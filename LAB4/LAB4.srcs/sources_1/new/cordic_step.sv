==> flow/design.v <==
`timescale 1ns / 1ps
module cordic_step ( clock, ce, sin_in, cos_in, angle_in, t_angle, atan,
 sin_out, cos_out, angle_out, t_angle_out );
parameter integer step = 0;  
parameter integer W = 12;  
input clock, ce;
input signed [W-1:0] sin_in, cos_in, angle_in, t_angle, atan;
output reg signed [W-1:0] sin_out, cos_out, angle_out, t_angle_out;
always @ (posedge clock)
begin
 if( ce == 1'b1 )
 begin 
     if(t_angle > angle_in)
         begin
         cos_out <= cos_in - (sin_in >>> step);  
         sin_out <= (cos_in >>> step) + sin_in;
         angle_out <= angle_in + atan;
         end
     else
         begin
         cos_out <= cos_in + (sin_in >>> step);
         sin_out <= -(cos_in >>> step) + sin_in;
         angle_out <= angle_in - atan;
         end 
     t_angle_out <= t_angle;
 end  
end
endmodule
### Tool chain data of cordic_step

What the tools print for cordic_step, step after step.
Line numbers count from 1 in the design file above.
Cell names lack the library's common part.
A cell with -- has no value.

| inputs | value |
|---|---|
| top module | cordic_step |
| clock | clock |
| library | sky130hd |
| timing corner | tt_025C_1v80 |

### Word-level counts

Yosys after proc, flatten, opt, wreduce and memory -nomap, before mapping. Enables and synchronous resets that opt folds into registers are not counted as muxes. Memory bits, and registers merged into a memory's read port (data or address), are not among the register bits. Print and check cells are not counted. Equal cells are merged and count once.

| bit counts | value |
|---|---|
| elaborated cells | 14 |
| memory cells | 0 |
| memory bits (read-only) | 0 |
| flip-flop bits (word level) | 48 |
| bits in writable memories | 0 |
| bits in latches | 0 |
| clocked read ports x word width | 0 |

| cells by class | value |
|---|---|
| divide/modulo/power cells | 0 |
| bitwise operators | 0 |
| add/subtract/negate cells | 6 |
| muxes and demuxes | 3 |
| reduce/logical cells | 0 |
| shift-type cells | 0 |
| equal/unequal tests | 0 |
| multipliers | 0 |
| $lt $le $gt $ge | 1 |

Operator list:

| cell | count |
|---|---|
| 12-bit adder | 3 |
| 12-bit 2-to-1 mux | 3 |
| 12-bit subtractor | 2 |
| 12-bit greater-than comparator | 1 |
| 12-bit negation | 1 |

### Logic depth

Yosys ltp: most cells in a row. Word level: on the elaborated netlist, between registers, memories and ports. Mapped: between sequential cells and ports; inverters and the memories' decode and read muxes count.

| logic depth | value |
|---|---|
| depth in word-level cells | 3 |
| ABC_AREA | 0 |
| depth in mapped cells | 18 |
| gate-level depth less buffers | 17 |

### After synthesis

Source: synth_stat.txt of the flow (Yosys; design flattened, memories mapped). It holds for the ABC_AREA given above (unset counts as 0); a run with the other value may have another netlist.
Totals and module areas in this step are rounded.

Cells by type:

| cell | count | total area (µm²) |
|---|---|---|
| edfxtp_1 | 47 | 1.41E+03 |
| ha_1 | 57 | 713.184 |
| xnor2_1 | 33 | 289.027 |
| mux2i_1 | 22 | 220.211 |
| inv_1 | 55 | 206.448 |
| a21oi_1 | 24 | 120.115 |
| fa_1 | 4 | 80.077 |
| o21ai_0 | 16 | 80.077 |
| nand2b_1 | 12 | 75.072 |
| xor2_1 | 8 | 70.067 |
| o21bai_1 | 9 | 67.565 |
| nor2_1 | 16 | 60.058 |
| o21a_1 | 8 | 60.058 |
| nand2_1 | 14 | 52.55 |
| o31ai_1 | 6 | 45.043 |
| nor2b_1 | 7 | 43.792 |
| nor4_1 | 6 | 37.536 |
| o41ai_1 | 4 | 35.034 |

Not listed: further types 40, cells in them 68.

| synthesis totals | value |
|---|---|
| flip-flop cells | 47 |
| sequential area | 1411 µm² |
| synthesis area | 4219 µm² |
| cells in the netlist | 416 |

### Worst setup path after synthesis

Path of least setup slack by OpenSTA after synthesis, without wires, with an ideal clock, recovery checks aside; 20% of the period is set as input and as output delay. Where synthesis merged equal registers, the netlist keeps one of their names.

| path post-synthesis | value |
|---|---|
| path type | input to register |
| start point | in angle_in[5] |
| end point | reg angle_out[10] |
| library setup time | 0.258 ns |
| input delay | 1.006 ns |
| path delay | 3.376 ns |
| path slack | 0.648 ns |
| path buffers | 1 |
| stages on the path | 16 |
| period | 5.03 ns |
| time at the first pin | 1.006 ns |
| arrival time | 4.124 ns |
| period reached after synthesis | 4.382 ns |

"path delay" = arrival - input delay + setup time.
"stages on the path" counts driving pins, that of a launching flip-flop among them; a cell with two outputs on the path counts twice.
"period reached after synthesis" is the clock period less the worst setup slack; recovery checks do not enter. This is arithmetic on one report: input and output delays are still those of the set period (20% each).
Between the ends stands the longest chain of elaborated cells between them, by number of cells; it is not shown to be the way that was timed. Of several equally long chains one is given.
A line is the first line of the expression or statement that the cell stems from. Yosys adds cells for indexed reads and writes and turns some case tables into memories.

| between the ends, post-synthesis | value |
|---|---|
| cells stage by stage | inv_1 -> ha_1 -> a211oi_2 -> o21bai_2 -> a2111oi_4 -> nor3_4 -> buf_6 -> mux2i_1 -> fa_1 -> a21o_1 -> a21oi_1 -> o21ai_0 -> o41ai_1 -> o21bai_1 -> a21oi_1 -> xnor2_1 |
| length of the longest elaborated chain | 2 |
| elaborated cells between the ends (all ways) | 4 |
| those cells by class | 2 x add/sub; 1 x compare; 1 x mux |

Ends and longest elaborated chain, post-synthesis:

| item | RTL line | text |
|---|---|---|
| start: declaration | 7 | `input signed [W-1:0] sin_in, cos_in, angle_in, t_angle, atan;` |
| 12-bit subtractor | 23 | `angle_out <= angle_in - atan;` |
| 12-bit 2-to-1 mux | 13 | `if(t_angle > angle_in)` |
| end: assignment | 17 | `angle_out <= angle_in + atan;` |
| end: assignment | 23 |  |
| end: declaration | 8 | `output reg signed [W-1:0] sin_out, cos_out, angle_out, t_angle_out;` |

### Worst path after layout

From the final timing report of record 1: the path of least setup slack in the routed layout; clock arrival at registers is part of the times.

| path post-layout | value |
|---|---|
| path type | input to register |
| start point | in angle_in[11] |
| end point | reg angle_out[11] |
| time at the first pin | 0.85 ns |
| library setup time | 0.26 ns |
| input delay | 0.85 ns |
| path buffers | 3 |
| path slack | 0.39 ns |
| arrival time | 3.90 ns |
| period | 4.26 ns |
| stages on the path | 20 |

Between the ends stands the longest chain of elaborated cells between them, by number of cells; it is not shown to be the way that was timed. Of several equally long chains one is given.

| between the ends, post-layout | value |
|---|---|
| cells stage by stage | buf_6 -> buf_6 -> inv_12 -> ha_4 -> and4_4 -> nand3_4 -> a21oi_4 -> a2111oi_4 -> nor3_4 -> buf_6 -> o31ai_4 -> xor2_1 -> ha_1 -> a21o_1 -> a21oi_1 -> nor2b_1 -> a311oi_2 -> o21a_1 -> xnor2_1 -> xnor2_1 |
| length of the longest elaborated chain | 2 |
| elaborated cells between the ends (all ways) | 4 |
| those cells by class | 2 x add/sub; 1 x compare; 1 x mux |

Ends and longest elaborated chain, post-layout:

| item | RTL line | text |
|---|---|---|
| start: declaration | 7 | `input signed [W-1:0] sin_in, cos_in, angle_in, t_angle, atan;` |
| 12-bit subtractor | 23 | `angle_out <= angle_in - atan;` |
| 12-bit 2-to-1 mux | 13 | `if(t_angle > angle_in)` |
| end: assignment | 17 | `angle_out <= angle_in + atan;` |
| end: assignment | 23 |  |
| end: declaration | 8 | `output reg signed [W-1:0] sin_out, cos_out, angle_out, t_angle_out;` |

## Implementation results

2 stored runs of cordic_step in the flow (synthesis by Yosys, layout by OpenROAD, sky130hd cells), in arbitrary order. Constraints: input delay and output delay 20% of the set period each, output load 0.01 pF.
"time used up by the worst setup path" = time allowed to the worst setup path (clock period - input delay - output delay, where it has them) - its slack; a late launch clock adds to it, a late capture clock takes from it.
The measured numbers are rounded.
A setting shown as -- is not set for that run.
Among the results, -- means that no value is shown for the run.

| stored run | period_ns | SETUP_SLACK_MARGIN | CAP_MARGIN | CORE_MARGIN | CORE_UTILIZATION | SLEW_MARGIN | PLACE_DENSITY_LB_ADDON | CORE_ASPECT_RATIO | CELL_PAD_IN_SITES_GLOBAL_PLACEMENT | ABC_AREA | CTS_CLUSTER_SIZE | MIN_ROUTING_LAYER | MAX_ROUTING_LAYER | standard-cell area after layout (µm²) | die outline area (µm²) | worst hold slack in the final report (ns) | lowest setup slack (ns) | time used up by the worst setup path (ns) | worst path kind | synthesis area (µm²) |
|---|---|---|---|---|---|---|---|---|---|---|---|---|---|---|---|---|---|---|---|---|
| record 1 | 4.26 | 0.79 | 20 | 2 | 40 | 20 | -- | -- | -- | -- | -- | -- | -- | 6233 | 11380 | 0.776 | 0.391 | 3.02 | input to register | 4219 |
| record 2 | 4.56 | 0.1 | 15 | 9 | 69 | 20 | 0.05 | 0.99 | 3 | 0 | 35 | met2 | met4 | -- | -- | -- | -- | -- | -- | -- |

Record 2: not finished: placement ended with error FLW-0024
