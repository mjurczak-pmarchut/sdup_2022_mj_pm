==> flow/design.v <==
module mul_Kn(clock, ce, value_in, value_out);
parameter integer W = 12;  
parameter FXP_SHIFT = 10;  
input clock, ce;
input signed[W-1:0] value_in;
output reg signed[W-1:0] value_out;
reg signed [2*W-1:0] val, val_0, val_2, val_4, val_5, val_7, val_7_9_d, val_9;  
reg signed [2*W-1:0] val_0_2, val_4_5, val_7_9, val_0_2_4_5, val_0_2_4_5_7_9;  
always @ (posedge clock)
begin
 if( ce == 1'b1 )
 begin
     val = value_in; val_0 <= val; val_2 <= val << 2; val_4 <= val << 4;
     val_5 <= val << 5; val_7 <= val << 7; val_9 <= val << 9;
     val_0_2 <= val_0 - val_2; val_4_5 <= val_4 - val_5; val_7_9 <= val_7 + val_9;
     val_0_2_4_5 <= val_0_2 + val_4_5;
     val_7_9_d <= val_7_9;  
     val_0_2_4_5_7_9 = val_0_2_4_5 + val_7_9_d;
     value_out <= val_0_2_4_5_7_9 >>> FXP_SHIFT;
 end
end
endmodule
-- From RTL to reports: mul_Kn
The steps from the RTL of mul_Kn to its reports follow in flow order.
Lines are those of the file above, counted from 1.
Operators carry their Yosys type and port widths (W data, S select, Z words).
Cell names lack the library's common part.
Not given: -
- design top: mul_Kn
- clock input: clock
- standard-cell library: sky130hd
- timing corner: tt_025C_1v80

-- Word level
Source: Yosys, flattened and elaborated, memories not mapped. Widths are those after wreduce; folded enables and synchronous resets count as part of the registers. Registers that Yosys merges into a memory's read port (data or address) are not register bits. Print and check cells do not count.
- output and inout port bits at 12
- flip-flop bits (word level) at 183
- elaborated cells at 17
- noted input port bits: 14
- add/sub/neg operators: 5
- operators by type and width (kind ; count):
    $add A19 B21 Y22 ; 1
    $add A22 B22 Y22 ; 1
    $add A15 B18 Y19 ; 1
    $sub A16 B17 Y18 ; 1
    $sub A12 B14 Y15 ; 1

-- Depth
Longest topological path by Yosys (ltp), each cell counted once; first at word level (registers and memories cut), then after technology mapping (sequential cells cut; the memories' decode and read muxes count).
- noted word-level depth: 1
- ABC_AREA at 1
- noted mapped depth: 12

-- Synthesis result
The flow's flattened synthesis, as Yosys stat reports it; memories are mapped. The netlist is that of the ABC_AREA named above (0 if unset); the other value can give another one.
The area totals of this step are shown rounded.
- cells in the netlist: 736
- mapped area at 6020 sq um
- noted mapped flip-flops: 90
- buffers: 6
- cells by type (cell ; count ; area in all (sq um)):
    edfxtp_1 ; 90 ; 2.7E+03
    nand2_1 ; 256 ; 960.922
    ha_1 ; 58 ; 725.696
    inv_1 ; 131 ; 491.722
    xor2_1 ; 26 ; 227.718
    a21oi_1 ; 39 ; 195.187
    nor2_1 ; 52 ; 195.187
    nand3_1 ; 38 ; 190.182
    nor3_1 ; 9 ; 45.043
    xnor2_1 ; 5 ; 43.792
    fa_1 ; 2 ; 40.038
    nand4_1 ; 6 ; 37.536
    o21bai_1 ; 5 ; 37.536
    a21oi_2 ; 2 ; 17.517
    buf_4 ; 2 ; 15.014
    o21ai_0 ; 3 ; 15.014
    o21ai_1 ; 3 ; 15.014
    buf_6 ; 1 ; 11.261
Other cell types: 7; their cells: 8.

-- Path before layout
OpenSTA on the mapped netlist: ideal clock, no wires. The path of least setup slack (recovery checks aside). Input and output delay are each 20% of the period. Register names are those of the netlist, which keeps one name where synthesis merged equal registers.
- path type: register to register
- start point: register (no name shown)
- end point: register val_4_5[17]
- noted path delay: 1.843 ns
- noted period: 4.28 ns
- library setup time at 0.262 ns
- slack: 2.437 ns
- launch time at the first pin: 0.000 ns
- driving pins on the path: 10
- noted arrival: 1.581 ns
- synthesis period reached: 1.843 ns
"path delay" is the arrival time less input delay plus setup time.
"driving pins on the path" counts driving pins, that of a launching flip-flop among them; a cell with two outputs on the path counts twice.
"synthesis period reached" is the clock period less the worst setup slack; recovery checks do not enter. This is arithmetic on one report: input and output delays are still those of the set period (20% each).
- path through: edfxtp_1 > inv_1 > ha_1 > fa_1 > inv_1 > nand3_1 > nand3_1 > nand2_1 > nand2_1 > a21boi_0
- ends and longest elaborated chain, after synthesis (item ; RTL line ; RTL):
    end, assigned ; 15 ; val_0_2 <= val_0 - val_2; val_4_5 <= val_4 - val_5; val_7_9 <= val_7 + val_9;
    end, declared ; 8 ; reg signed [2*W-1:0] val_0_2, val_4_5, val_7_9, val_0_2_4_5, val_0_2_4_5_7_9;
No chain of elaborated cells between the ends is given.

-- Timing after layout
From the final timing report of record 1: the path of least setup slack in the routed layout; clock arrival at registers is part of the times.
- path type: register to register
- start point: register (no name shown)
- end point: register val_4_5[17]
- slack: 0.04 ns
- noted arrival: 2.44 ns
- library setup time at 0.28 ns
- launch time at the first pin: 0.35 ns
- driving pins on the path: 10
- noted period: 2.41 ns
- path through: edfxtp_1 > inv_1 > ha_1 > fa_1 > inv_1 > nand3_1 > nand3_1 > nand2_1 > nand2_1 > a21boi_0
- ends and longest elaborated chain, post-layout (item ; RTL line ; RTL):
    end, assigned ; 15 ; val_0_2 <= val_0 - val_2; val_4_5 <= val_4 - val_5; val_7_9 <= val_7 + val_9;
    end, declared ; 8 ; reg signed [2*W-1:0] val_0_2, val_4_5, val_7_9, val_0_2_4_5, val_0_2_4_5_7_9;
No chain of elaborated cells between the ends is given.

Subject: mul_Kn on sky130hd, stored results

Hello all,

2 stored runs of mul_Kn in the flow (synthesis by Yosys, layout by OpenROAD, sky130hd cells), in arbitrary order. Constraints: input delay and output delay 20% of the set period each, output load 0.01 pF.
"period achieved" means the clock period less the worst setup slack. The figure is calculated, with input and output delays left at 20% of the set period.
"worst setup path time" = time allowed to the worst setup path (clock period - input delay - output delay, where it has them) - its slack; a late launch clock adds to it, a late capture clock takes from it.
"total power after layout": no workload was simulated; the value follows from the tool's default switching activity.
Measured values are rounded.

Record 1

==> flow/run.sh <==
#!/bin/bash
# the make line also repeats the synthesis and layout settings of config.mk as NAME=value (left out here)
make -C /OpenROAD-flow-scripts/flow DESIGN_CONFIG=/design/flow/config.mk WORK_HOME=/design/flow/orfs CLKGATE_MAP_FILE= finish
==> flow/config.mk <==
export PLATFORM = sky130hd
export DESIGN_NAME = mul_Kn
export DESIGN_NICKNAME = mul_Kn
export VERILOG_FILES = /design/flow/design.v
export SDC_FILE = /design/flow/constraint.sdc
export NUM_CORES = 4
export LEC_CHECK = 0
export ABC_AREA = 1
export CAP_MARGIN = 35
export CELL_PAD_IN_SITES_DETAIL_PLACEMENT = 1
export CELL_PAD_IN_SITES_GLOBAL_PLACEMENT = 0
export CORE_MARGIN = 2
export CORE_UTILIZATION = 39
export GPL_ROUTABILITY_DRIVEN = 0
export GPL_TIMING_DRIVEN = 0
export MIN_ROUTING_LAYER = met2
export PLACE_DENSITY_LB_ADDON = 0.22
export SETUP_SLACK_MARGIN = -0.18
export SLEW_MARGIN = 20
export TNS_END_PERCENT = 25
==> flow/constraint.sdc <==
create_clock -name core_clock -period 2.41 [get_ports {clock}]
set_input_delay 0.4820 -clock core_clock [delete_from_list [all_inputs] [get_ports {clock}]]
set_output_delay 0.4820 -clock core_clock [all_outputs]
set_load 0.01 [all_outputs]

Measured in record 1:
- noted the total negative setup slack: 0.000 ns
- period achieved: 2.375 ns
- final worst hold slack at 0.419 ns
- noted the synthesis area: 6,020 sq um
- total power after layout at 0.00636 W
- noted the utilization in the final report: 0.451
- worst slack on setup checks at 0.035 ns
- noted the area of the die: 16,400 sq um
- worst setup path time at 2.37 ns
- kind of the worst setup path: register to register
- noted the standard-cell area after layout: 6,840 sq um

Record 2

==> flow/run.sh <==
#!/bin/bash
# the make line also repeats the synthesis and layout settings of config.mk as NAME=value (left out here)
make -C /OpenROAD-flow-scripts/flow DESIGN_CONFIG=/design/flow/config.mk WORK_HOME=/design/flow/orfs CLKGATE_MAP_FILE= finish
==> flow/config.mk <==
export PLATFORM = sky130hd
export DESIGN_NAME = mul_Kn
export DESIGN_NICKNAME = mul_Kn
export VERILOG_FILES = /design/flow/design.v
export SDC_FILE = /design/flow/constraint.sdc
export NUM_CORES = 4
export LEC_CHECK = 0
export CAP_MARGIN = 20
export CELL_PAD_IN_SITES_DETAIL_PLACEMENT = 1
export CORE_ASPECT_RATIO = 0.94
export CORE_MARGIN = 2
export CORE_UTILIZATION = 57
export CTS_CLUSTER_DIAMETER = 107
export CTS_CLUSTER_SIZE = 23
export GPL_ROUTABILITY_DRIVEN = 1
export HOLD_SLACK_MARGIN = 0.05
export MAX_ROUTING_LAYER = met4
export MIN_ROUTING_LAYER = met2
export PLACE_DENSITY_LB_ADDON = 0.11
export SETUP_SLACK_MARGIN = 1.21
export SLEW_MARGIN = 20
export TNS_END_PERCENT = 55
==> flow/constraint.sdc <==
create_clock -name core_clock -period 4.35 [get_ports {clock}]
set_input_delay 0.8700 -clock core_clock [delete_from_list [all_inputs] [get_ports {clock}]]
set_output_delay 0.8700 -clock core_clock [all_outputs]
set_load 0.01 [all_outputs]

Measured in record 2:
- noted the total negative setup slack: 0.000 ns
- period achieved: 2.887 ns
- final worst hold slack at 0.425 ns
- noted the synthesis area: 4,940 sq um
- total power after layout at 0.00295 W
- noted the utilization in the final report: 0.662
- worst slack on setup checks at 1.46 ns
- noted the area of the die: 9,430 sq um
- worst setup path time at 2.89 ns
- kind of the worst setup path: register to register
- noted the standard-cell area after layout: 5,520 sq um

Thanks
